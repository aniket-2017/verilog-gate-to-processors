==> flow/design.v <==
`timescale 1ns / 1ps
module fifo_8_1(wr_en,rd_en,clk,wr_data,rd_data,empty,full,rst,cnt);
    input wr_en,rd_en,clk,rst;    
    input [3:0] wr_data;
    output [3:0] rd_data;
    output full,empty;
    reg [2:0] wr_pt;
    reg [2:0] rd_pt;
    reg [3:0] rd_data;
    reg [3:0] fifo[0:7];     
    output [2:0] cnt;
    count cnt1(cnt,rd_pt,wr_pt,clk);
    assign full = (cnt==7);
    assign empty = (cnt==0);
    always@(posedge clk)
    begin
    if(rst) 
        begin 
            wr_pt = 0;
            rd_pt = 0;
        end 
    else if(wr_en && ~rd_en && ~full)
           begin
              fifo[wr_pt] = wr_data;
              wr_pt = wr_pt + 1;
           end 
    else if(~wr_en && rd_en && ~empty)
           begin
              rd_data = fifo[rd_pt];
              rd_pt = rd_pt + 1;
           end 
    else if(wr_en && rd_en && ~empty)
           begin
              fifo[wr_pt] = wr_data;
              wr_pt = wr_pt + 1;
              rd_data = fifo[rd_pt];
              rd_pt = rd_pt + 1;
           end
    else if(~wr_en && ~rd_en)
           begin
              wr_pt = wr_pt;
              rd_pt = rd_pt;
           end  
    end
    endmodule 
    module count(cnt,rd_pt,wr_pt,clk);
        input [2:0] wr_pt;
        input [2:0] rd_pt;
        output [2:0] cnt;
        reg [2:0] cnt = 0;
        input clk;     
        always@(posedge clk)
        begin
            if (rd_pt > wr_pt) 
                begin 
                    cnt<= rd_pt - wr_pt; 
                end 
            else if(wr_pt == rd_pt)
                begin 
                    cnt<= cnt; 
                end
            else if(wr_pt > rd_pt)
                begin 
                    cnt<= wr_pt - rd_pt; 
                end
        end 
    endmodule
[Reports on fifo_8_1]
The steps from the RTL of fifo_8_1 to its reports follow in flow order.
Line numbers count from 1 in the design file above.
Library cell names are shortened.
A cell with n/a has no value.
Inputs
  top: fifo_8_1
  clock input: clk
  cell library: sky130hd
  library corner: tt_025C_1v80

[After elaboration]
Source: Yosys, flattened and elaborated. Widths are those after wreduce. Registers that Yosys merges into a memory's read port (data or address) are not register bits. Print and check cells do not count. Equal cells are merged and count once.
Word-level totals
  elaborated cells: 111
  bits of input ports: 8
  output and inout bits: 9
  register bits after elaboration: 45
Operators by class
  bitwise logic cells: 6
  reduce/logical cells: 25
  $lt $le $gt $ge: 2
  eq/ne operators: 18
  $add $sub $neg: 4
  mux-type cells: 44
Operators with widths (count)
  2-to-1 mux 4 bit: 26
  parallel mux 4 bit (select 8 bit): 2
  parallel mux 4 bit (select 2 bit): 8
  OR reduction 7 bit: 8
  equality test 3 bit with constant B: 9
  2-to-1 mux 3 bit: 8
  equality test 3 x 2 -> 1 bit with constant B: 4
  logical NOT 3 bit: 3
  logical AND 1 bit: 6
  NOT 1 bit: 6
  AND reduction 2 bit: 3
  nonzero test 2 bit: 3
  adder 3 x 1 -> 3 bit with constant B: 2
  equality test 3 x 1 -> 1 bit with constant B: 2
  subtractor 3 bit: 2
  > comparator 3 bit: 2
  AND reduction 3 bit: 2
  equality test 3 bit: 1
  != test 2 x 1 -> 1 bit with constant B: 1
  != test 2 bit with constant B: 1

[Longest topological paths]
Depth = most cells in a row (Yosys ltp): at word level without a register or memory, in the mapped netlist without a sequential cell, where the memories' decode and read muxes count.
Logic depth
  word-level depth: 6
  ABC_AREA: 0
  mapped depth: 11
  mapped depth without buffers: 7

[Netlist]
Source: synth_stat.txt of the flow (Yosys; design flattened, memories mapped). It holds for the ABC_AREA given above (unset counts as 0); a run with the other value may have another netlist.
The area totals of this step are shown rounded.
Cells by type
  edfxtp_1: count 39, total area 1.17E+03 µm²
  mux2_2: count 36, total area 405.389 µm²
  ha_1: count 18, total area 225.216 µm²
  dfxtp_1: count 6, total area 120.115 µm²
  mux2i_1: count 6, total area 60.058 µm²
  nor2_1: count 15, total area 56.304 µm²
  a221oi_1: count 6, total area 52.55 µm²
  buf_6: count 4, total area 45.043 µm²
  inv_1: count 11, total area 41.29 µm²
  a222oi_1: count 4, total area 40.038 µm²
  fa_1: count 2, total area 40.038 µm²
  a31oi_1: count 6, total area 37.536 µm²
  nor3_1: count 7, total area 35.034 µm²
  a41oi_2: count 2, total area 32.531 µm²
  nand2_1: count 8, total area 30.029 µm²
  o21ai_0: count 5, total area 25.024 µm²
  o22ai_1: count 4, total area 25.024 µm²
  a21o_1: count 3, total area 22.522 µm²
Other cell types: 33; their cells: 48.
Synthesis totals
  flip-flop cells: 45
  area of sequential cells: 1290 µm²
  mapped cells: 230
  buffer cells: 12
  cell area after synthesis: 2830 µm²
The figures by module come from a second, unflattened synthesis with its own total; it is not the netlist above.
Second synthesis, totals
  cells (unflattened synthesis): 256
  area (unflattened synthesis): 3020 µm²
Each row is one instance without its submodules.
By module
  fifo_8_1: cells 221, instances 1, area 2660 µm²
  count: cells 35, instances 1, area 353 µm²

[Worst setup path after synthesis]
OpenSTA on the mapped netlist: ideal clock, no wires. The path of least setup slack (recovery checks aside). Input and output delay are each 20% of the period. Register names are those of the netlist, which keeps one name where synthesis merged equal registers.
Timing post-synthesis
  kind: input to register
  start: input rd_en
  end: register fifo[0][0]
  required time: 3.899 ns
  arrival: 2.786 ns
  path delay: 2.343 ns
  driving pins on the path: 4
  path buffers: 0
  slack: 1.112 ns
  period: 4.32 ns
  time at the first pin: 0.864 ns
  period reached after synthesis: 3.208 ns
"path delay" = arrival - input delay + setup time.
"driving pins on the path": output pins that drive a net of the path, with the launching flip-flop's if there is one; two outputs of one cell count as two.
"period reached after synthesis" is the clock period less the worst setup slack; recovery checks do not enter. This is arithmetic on one report: input and output delays are still those of the set period (20% each).
The rows between start and end are the longest chain of elaborated cells between them; the timing report does not say that the signal goes this way. Where chains are equally long, one stands for them.
Each line given opens the expression or statement behind the cell; cells for indexed reads and writes are added by Yosys, which also makes memories of some case tables.
The path ends at the enable pin of a flip-flop; only ways to that pin are counted.
On the way, post-synthesis
  cell sequence: inv_1 nor2_1 o21ai_1 nor2_1
  length of the longest elaborated chain: 5
  elaborated cells between the ends (all ways): 10
  classes of those cells: eq/ne: 1; logic: 1; reduce/logical: 8
Ends and longest elaborated chain, post-synthesis
  start, declared: line 3  | input wr_en,rd_en,clk,rst;
  NOT 1 bit: line 22  | else if(wr_en && ~rd_en && ~full)
  logical AND 1 bit (2 in a row): line 22
  nonzero test 2 bit
  AND reduction 3 bit
  end, assigned: line 24  | fifo[wr_pt] = wr_data;
  end, assigned: line 34  | fifo[wr_pt] = wr_data;
  end, declared: line 10  | reg [3:0] fifo[0:7];

[Path in the finished layout]
Path of least setup slack in the final report of flow run 1 (OpenROAD, finished layout, wires in). Where an end is a register, its clock arrival counts in the times.
Timing post-layout
  kind: register to register
  start: register wr_pt[1]
  end: register rd_data[1]
  path buffers: 0
  driving pins on the path: 8
  period: 3.2 ns
  slack: 0.44 ns
  required time: 3.24 ns
  time at the first pin: 0.29 ns
  arrival: 2.80 ns
The rows between start and end are the longest chain of elaborated cells between them; the timing report does not say that the signal goes this way. Where chains are equally long, one stands for them.
A register here has more assigning lines than the two given.
On the way, post-layout
  cell sequence: dfxtp_1 ha_1 ha_1 nor4_4 mux2_2 a221o_2 a221oi_1 a31oi_1
  length of the longest elaborated chain: 6
  elaborated cells between the ends (all ways): 27
  classes of those cells: eq/ne: 7; mux: 11; reduce/logical: 9
Ends and longest elaborated chain, post-layout
  start, declared: line 7  | reg [2:0] wr_pt;
  start, assigned: line 25  | wr_pt = wr_pt + 1;
  start, assigned: line 35  | wr_pt = wr_pt + 1;
  equality test 3 bit: line 34  | fifo[wr_pt] = wr_data;
  OR reduction 7 bit
  parallel mux 4 bit (select 2 bit): line 34
  parallel mux 4 bit (select 8 bit): line 36  | rd_data = fifo[rd_pt];
  2-to-1 mux 4 bit: line 32  | else if(wr_en && rd_en && ~empty)
  2-to-1 mux 4 bit: line 27  | else if(~wr_en && rd_en && ~empty)
  end, assigned: line 29  | rd_data = fifo[rd_pt];
  end, assigned: line 36
  end, declared: line 5  | output [3:0] rd_data;

FLOW RESULTS
============

Measured data: module fifo_8_1, platform sky130hd, 2 stored runs of the flow under differing settings, order arbitrary. Input and output delays are each 20% of the period that was set; the output load is 0.01 pF.
"time of the worst setup path" is the time allowed to the run's worst setup path (the clock period less input and output delay, where it has them) less its slack. Clock arrival times count: a late capture clock shortens it, a late launch clock lengthens it.
By "total power after layout" is meant OpenSTA's value without simulated activity: inputs other than the clock are taken to toggle once in ten clock periods, and the tool carries that through the logic.
The results are shown rounded.

==> flow run 1: settings <==
{ "period_ns": 3.2, "CORE_UTILIZATION": 25, "SETUP_SLACK_MARGIN": 0.27, "PLACE_DENSITY": 0.52, "HOLD_SLACK_MARGIN": 0.28, "CELL_PAD_IN_SITES_DETAIL_PLACEMENT": 0, "GPL_TIMING_DRIVEN": 1, "GPL_ROUTABILITY_DRIVEN": 1, "CTS_CLUSTER_SIZE": 38, "CAP_MARGIN": 30, "SLEW_MARGIN": 15, "MIN_ROUTING_LAYER": "met1", "CORE_MARGIN": 2 }
==> flow run 1: results <==
area of the synthesized netlist: 2830 µm²
die footprint: 12200 µm²
standard-cell area after layout: 3320 µm²
worst slack on setup checks: 0.435 ns
total negative slack: 0.000 ns
worst-case hold slack: 0.607 ns
total power after layout: 0.00247 W
time of the worst setup path: 2.76 ns
worst path kind: register to register

==> flow run 2: settings <==
{ "period_ns": 4.12, "CORE_UTILIZATION": 60, "SETUP_SLACK_MARGIN": 0.05, "PLACE_DENSITY_LB_ADDON": 0.13, "CELL_PAD_IN_SITES_DETAIL_PLACEMENT": 1, "ABC_AREA": 1, "GPL_ROUTABILITY_DRIVEN": 0, "CTS_CLUSTER_DIAMETER": 129, "SLEW_MARGIN": 30, "CAP_MARGIN": 20, "CORE_MARGIN": 2 }
==> flow run 2: results <==
area of the synthesized netlist: 3090 µm²
die footprint: 5740 µm²
standard-cell area after layout: 3420 µm²
worst slack on setup checks: 0.975 ns
total negative slack: 0.000 ns
worst-case hold slack: 0.622 ns
total power after layout: 0.00222 W
time of the worst setup path: 3.14 ns
worst path kind: register to register
